==> flow/design.v <==
module SReceiver
(
	input wire SCin, SDin,
	output wire [7:0] PDout,
	output reg PDready
);
reg [2:0] Cntr;
reg CntrStart;	
reg [7:0] SR;
always @(posedge SCin)
begin
	if (CntrStart == 1'b0) begin
		Cntr[2:0] <= 3'b0;
	end
	else begin
		Cntr[2:0] <= Cntr[2:0] + 3'b1;
		SR[7:0] <= {SR[6:0], SDin};
	end
	if (Cntr[2:0] == 3'd7) begin
		PDready <= 1'b1;
	end
	else begin
		PDready <= 1'b0;
	end
end
always @(posedge SCin)  
begin
	if (SDin && Cntr[2:0] != 3'd7) begin
		CntrStart <= 1'b1;
	end
	else begin	
		if (Cntr[2:0] == 3'd7) begin
			CntrStart <= 1'b0;
		end
		else begin
			CntrStart <= CntrStart;
		end
	end
end
assign PDout[7:0] = SR[7:0];
endmodule 
module STransmitter
(
	input wire Clk, Send,
	input wire [7:0] PDin,
	output wire SCout, SDout
);
reg [7:0] SR;
always @(posedge Clk)
begin
	if (Send == 1'b1) begin
		SR[7:0] <= PDin[7:0];
	end
	else begin
		SR[7:1] <= SR[6:0];
		SR[0] <= 1'b0;
	end
end
assign SDout = (SR[7] | Send);
assign SCout = Clk;
endmodule 
module lab4
(
	input wire Clk, Send,
	input wire [7:0] PDin,
	output wire [7:0] PDout, 
	output wire PDready, SoClk, SDout
);
STransmitter STr(.Clk(Clk), .Send(Send), .PDin(PDin), .SCout(SoClk), .SDout(SDout));
SReceiver SRc(.SCin(SoClk), .SDin(SDout), .PDout(PDout), .PDready(PDready));
endmodule 
Reports on lab4

Tool output for the design above, in the order of the flow.
Lines are those of the file above, counted from 1.
Library cell names are shortened.
Not given: -

Design top: lab4
Clock input: Clk
Standard-cell library: sky130hd
Library corner: tt_025C_1v80

Elaborated design

Source: Yosys, flattened and elaborated, memories not mapped. Widths are those after wreduce; folded enables and synchronous resets count as part of the registers. Registers that Yosys merges into a memory's read port (data or address) are not register bits. Print and check cells do not count. Equal cells are merged and count once.

$add $sub $neg: 1
Equality and inequality tests: 2
Multiplexer cells: 2
Bitwise logic cells: 1
Reduce/logical cells: 1

Operator list:

| operator                             | count |
| 2-to-1 mux 7 bit                     | 1 |
| adder 3 x 1 -> 3 bit with constant B | 1 |
| equality test 3 bit with constant B  | 1 |
| != test 3 bit with constant B        | 1 |
| OR 1 bit                             | 1 |
| logical AND 1 bit                    | 1 |
| 2-to-1 mux 1 bit                     | 1 |

Register bits after elaboration: 21
Input port bits: 10
Output and inout port bits: 11

Logic depth

Yosys ltp: most cells in a row. Word level: on the elaborated netlist, between registers, memories and ports. Mapped: between sequential cells and ports; inverters and the memories' decode and read muxes count.

Depth after elaboration: 2
ABC_AREA: 0
Depth in mapped cells: 3
Gate-level depth less buffers: 3

Synthesis result

Source: synth_stat.txt of the flow (Yosys; design flattened, memories mapped). It holds for the ABC_AREA given above (unset counts as 0); a run with the other value may have another netlist.
The area totals of this step are shown rounded.

Mapped cells: 41
Mapped area: 703.2 µm²
Area of sequential cells: 500.5 µm²
Flip-flop cells: 21
Buffer cells: 2

Cell types:

| type     | count | area in all (µm²) |
| dfxtp_1  | 13    | 260.25 |
| edfxtp_1 | 8     | 240.23 |
| mux2_4   | 7     | 105.101 |
| ha_1     | 3     | 37.536 |
| and2_1   | 2     | 12.512 |
| buf_6    | 1     | 11.261 |
| and2_2   | 1     | 7.507 |
| buf_4    | 1     | 7.507 |
| inv_1    | 2     | 7.507 |
| nor2_1   | 2     | 7.507 |
| o22ai_1  | 1     | 6.256 |

By module: a second synthesis without flattening, with its own total; a netlist apart from the flattened one above.

Cells (unflattened synthesis): 41
Area (unflattened synthesis): 714.4 µm²

Rows give one instance, submodules left out.

By module:

| module       | times used | cells | area (µm²) | seq. area (µm²) |
| SReceiver    | 1          | 22    | 416.6      | 340.3 |
| STransmitter | 1          | 19    | 297.8      | 160.2 |
| lab4         | 1          | 0     | 0.0        | 0.0 |

Below are 2 stored runs of the flow (Yosys, OpenROAD; platform sky130hd) on lab4, each with its settings and what was measured, unordered. Constraints: input delay and output delay 20% of the set period each, output load 0.01 pF.
"period reached": clock period set for the run, less the worst setup slack. It is reckoned from that one timing run; input and output delays stay at 20% of the period that was set.
"time used up by the worst setup path" is the time allowed to the run's worst setup path (the clock period less input and output delay, where it has them) less its slack. Clock arrival times count: a late capture clock shortens it, a late launch clock lengthens it.
"total power after layout" is the tool's figure for a default switching activity; nothing was simulated.
Values from the reports are rounded here.
A setting shown as . is not set for that run.

| item                                      | record 1           | record 2        |
| period_ns                                 | 1.6                | 1.56            |
| CORE_UTILIZATION                          | 46                 | 40              |
| SETUP_SLACK_MARGIN                        | -0.11              | .               |
| HOLD_SLACK_MARGIN                         | 0.07               | .               |
| CORE_MARGIN                               | 5                  | 2               |
| CELL_PAD_IN_SITES_GLOBAL_PLACEMENT        | 3                  | .               |
| TNS_END_PERCENT                           | 50                 | .               |
| GPL_ROUTABILITY_DRIVEN                    | 1                  | .               |
| CAP_MARGIN                                | 15                 | 20              |
| MIN_ROUTING_LAYER                         | met1               | .               |
| SLEW_MARGIN                               | 20                 | 20              |
| chip area in the Yosys report (µm²)       | 703.2              | 703.2           |
| die footprint (µm²)                       | 2,410              | 2,109           |
| standard-cell area after layout (µm²)     | 967.2              | 953.4           |
| worst setup slack after layout (ns)       | -0.048             | 0.054           |
| post-route worst hold slack (ns)          | 0.427              | 0.433           |
| total power after layout (W)              | 0.001529           | 0.001494        |
| period reached (ns)                       | 1.648              | 1.506           |
| time used up by the worst setup path (ns) | 1.33               | 0.88            |
| kind of the worst setup path              | register -> output | input -> output |

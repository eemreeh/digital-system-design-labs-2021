==> flow/design.v <==
module counter 
(
	input wire nRst, Clk, CntEn,
	output reg [3:0] Cout,
	output NextEn
);
	assign NextEn = ((Cout[3:0] == 4'b1001) & (CntEn))?(1'b1):(1'b0);
	always @(posedge Clk, negedge nRst )
	begin
		if (nRst == 1'b0) 
		begin
			Cout[3:0] <= 4'b0;
		end 
		else 
		begin
			if (CntEn == 1'b1)
			begin
				if(Cout[3:0] != 4'b1001)
				begin
					Cout[3:0] <= Cout[3:0] + 4'b1;
				end
				else 
				begin
					Cout[3:0] <= 4'b0000;
				end
			end
			else 
				Cout[3:0] <= Cout[3:0];
		end
	end 
endmodule 
module lab2
(
	input wire nReset, Clock, Enable,
	output wire [3:0] Co1, Co10, Co100
);	
	wire temp1, temp2, temp3;
	counter c1(.nRst(nReset), .Clk(Clock), .CntEn(Enable), .Cout(Co1), .NextEn(temp1));
	counter c2(.nRst(nReset), .Clk(Clock), .CntEn(temp1), .Cout(Co10), .NextEn(temp2));
	counter c3(.nRst(nReset), .Clk(Clock), .CntEn(temp2), .Cout(Co100), .NextEn(temp3));
endmodule 
-- Step by step through the tools: lab2
The steps from the RTL of lab2 to its reports follow in flow order.
Line numbers count from 1 in the design file above.
Cell names lack the library's common part.
A cell with -- has no value.
- design top: lab2
- clock: Clock
- library: sky130hd
- library corner: tt_025C_1v80

-- After elaboration
Counts by Yosys on the flattened word-level netlist (proc, flatten, opt, wreduce; memories kept). Register bits leave out memories and registers merged into their read ports (data or address); mux counts leave out enables and synchronous resets folded into registers. Print and check cells are left out. Cells with the same type and inputs are merged into one.
- bitwise operators at 2
- eq/ne operators at 5
- muxes and demuxes at 5
- add/sub/neg operators: 3
- operators by type and width (kind ; number):
    adder 4 x 1 -> 4 bit with constant B ; 3
    != test 4 bit with constant B ; 3
    two-way mux 4 bit ; 3
    == test 4 bit with constant B ; 2
    AND 1 bit ; 2
    two-way mux 1 bit ; 2
- register bits after elaboration at 12
- input port bits: 3

-- Logic depth
Longest topological path by Yosys (ltp), each cell counted once; first at word level (registers and memories cut), then after technology mapping (sequential cells cut; the memories' decode and read muxes count).
- depth after elaboration: 5
- ABC_AREA: 0
- noted gate-level depth with buffers: 4
- noted gate-level depth less buffers: 3

-- Netlist
The flow's flattened synthesis, as Yosys stat reports it; memories are mapped. The netlist is that of the ABC_AREA named above (0 if unset); the other value can give another one.
- noted mapped area: 654.4 µm²
- flip-flops: 12
- buffers: 1
- sequential part of the area at 300.3 µm²
- cells in the netlist at 60
- cell types (cell ; number ; total area (µm²)):
    dfrtp_1 ; 12 ; 300.288
    xnor2_1 ; 4 ; 35.034
    nand3_1 ; 5 ; 25.024
    nor2b_1 ; 3 ; 18.768
    and2b_2 ; 2 ; 17.517
    and3b_1 ; 2 ; 17.517
    xor2_1 ; 2 ; 17.517
    mux2_4 ; 1 ; 15.014
    nand2_1 ; 4 ; 15.014
    and4bb_1 ; 1 ; 12.512
    nand4_1 ; 2 ; 12.512
    nor3b_2 ; 1 ; 12.512
    nor4_2 ; 1 ; 12.512
    and3_4 ; 1 ; 11.261
    or3b_4 ; 1 ; 11.261
    and4b_1 ; 1 ; 10.01
    nand3_2 ; 1 ; 10.01
    o21ai_0 ; 2 ; 10.01
Not listed: further types 13, cells in them 14.
By module: a second synthesis without flattening, with its own total; a netlist apart from the flattened one above.
- noted cell total of the unflattened synthesis: 51
- noted area total of the unflattened synthesis: 563.0 µm²
Rows give one instance, submodules left out.
- by module (module ; sequential area (µm²) ; instances ; area (µm²) ; cells):
    counter ; 100.1 ; 3 ; 187.7 ; 17
    lab2 ; 0.0 ; 1 ; 0.0 ; 0

-- Worst setup path after synthesis
OpenSTA on the mapped netlist: ideal clock, no wires. The path of least setup slack (recovery checks aside). Input and output delay are each 20% of the period. Register names are those of the netlist, which keeps one name where synthesis merged equal registers.
- path kind: reg2reg
- start point: register c1.Cout[1]
- end point: register c3.Cout[1]
- setup slack: 254 ps
- noted data required time: 1485 ps
- stages: 4
- buffers on the path at 0
- noted library setup time: 125 ps
- noted path delay: 1356 ps
- noted arrival: 1231 ps
- period at 1610 ps
- noted launch time at the first pin: 0 ps
- noted synthesis period reached: 1356 ps
"path delay" is the arrival time less input delay plus setup time.
"stages" counts driving pins, that of a launching flip-flop among them; a cell with two outputs on the path counts twice.
"synthesis period reached" is the clock period less the worst setup slack; recovery checks do not enter. This is arithmetic on one report: input and output delays are still those of the set period (20% each).
The rows between start and end are the longest chain of elaborated cells between them; the timing report does not say that the signal goes this way. Where chains are equally long, one stands for them.
A line is the first line of the expression or statement that the cell stems from. Yosys adds cells for indexed reads and writes and turns some case tables into memories.
At most two assigning lines are given for a register; there are more.
- cell sequence: dfrtp_1 > nor3b_2 > nand3_2 > mux2_4
- noted length of the longest elaborated chain: 5
- RTL lines, path after synthesis (element ; line ; source):
    start, declared ; 4 ; output reg [3:0] Cout,
    start, assigned ; 20 ; Cout[3:0] <= Cout[3:0] + 4'b1;
    start, assigned ; 28 ; Cout[3:0] <= Cout[3:0];
    == test 4 bit ; 7 ; assign NextEn = ((Cout[3:0] == 4'b1001) & (CntEn))?(1'b1):(1'b0);
    AND 1 bit ; 7 ;
    two-way mux 1 bit ; 7 ;
    AND 1 bit ; 7 ;
    two-way mux 1 bit ; 7 ;
    end, assigned ; 20 ;
    end, assigned ; 28 ;
    end, declared ; 4 ;

-- Path in the finished layout
Path of least setup slack in the final report of run A (OpenROAD, finished layout, wires in). Where an end is a register, its clock arrival counts in the times.
The path's times are printed in steps of 10 ps; the period is the one set.
- path kind: reg2reg
- start point: register c1.Cout[2]
- end point: register c2.Cout[3]
- buffers on the path at 1
- period at 1520 ps
- noted data required time: 1670 ps
- noted arrival: 1510 ps
- noted launch time at the first pin: 270 ps
- noted library setup time: 120 ps
- stages: 5
- setup slack: 160 ps
The rows between start and end are the longest chain of elaborated cells between them; the timing report does not say that the signal goes this way. Where chains are equally long, one stands for them.
At most two assigning lines are given for a register; there are more.
- cell sequence: dfrtp_2 > buf_6 > or3b_4 > o31ai_4 > o211ai_1
- noted length of the longest elaborated chain: 3
- RTL lines, path post-layout (element ; line ; source):
    start, declared ; 4 ; output reg [3:0] Cout,
    start, assigned ; 20 ; Cout[3:0] <= Cout[3:0] + 4'b1;
    start, assigned ; 28 ; Cout[3:0] <= Cout[3:0];
    == test 4 bit ; 7 ; assign NextEn = ((Cout[3:0] == 4'b1001) & (CntEn))?(1'b1):(1'b0);
    AND 1 bit ; 7 ;
    two-way mux 1 bit ; 7 ;
    end, assigned ; 20 ;
    end, assigned ; 28 ;
    end, declared ; 4 ;

Data sheet: physical implementation of lab2

Top module lab2; platform sky130hd; tools Yosys and OpenROAD; 2 stored runs in no particular order. Input and output delays are each 20% of the period that was set; the output load is 0.01 pF.
By "critical setup path time" is meant the share of the clock period that the worst setup path is allowed (20% is reserved at inputs, 20% at outputs), minus its slack. Clock arrival times at its registers enter into it.
By "total power of the final layout" is meant OpenSTA's value without simulated activity: inputs other than the clock are taken to toggle once in ten clock periods, and the tool carries that through the logic.
"critical setup path time" is given in steps of 10 ps.

Run A
Settings were period_ns = 1.52; CORE_UTILIZATION = 40; SETUP_SLACK_MARGIN = 0.38; PLACE_DENSITY = 0.59; CORE_ASPECT_RATIO = 1.3; CORE_MARGIN = 9; TNS_END_PERCENT = 45; CAP_MARGIN = 5; SLEW_MARGIN = 5; MIN_ROUTING_LAYER = met1; MAX_ROUTING_LAYER = met5
- synthesized cell area: 654.4 µm²
- total power of the final layout at 1783 µW
- noted the summed negative setup slack: 0 ps
- die footprint: 3428.6 µm²
- utilization: 70.7%
- std-cell area (final layout) at 1076.0 µm²
- critical setup path time at 1360 ps
- critical path kind: reg2reg
- setup slack of the critical path at 161 ps

Run B
Settings were period_ns = 2.31; CORE_UTILIZATION = 38; SETUP_SLACK_MARGIN = 0.22; CORE_MARGIN = 3; CELL_PAD_IN_SITES_GLOBAL_PLACEMENT = 2; TNS_END_PERCENT = 35; GPL_TIMING_DRIVEN = 0; CAP_MARGIN = 15; SLEW_MARGIN = 20
- synthesized cell area: 654.4 µm²
- total power of the final layout at 914.1 µW
- noted the summed negative setup slack: 0 ps
- die footprint: 2255.8 µm²
- utilization: 53.7%
- std-cell area (final layout) at 837.1 µm²
- critical setup path time at 1380 ps
- critical path kind: reg2out
- setup slack of the critical path at 471 ps
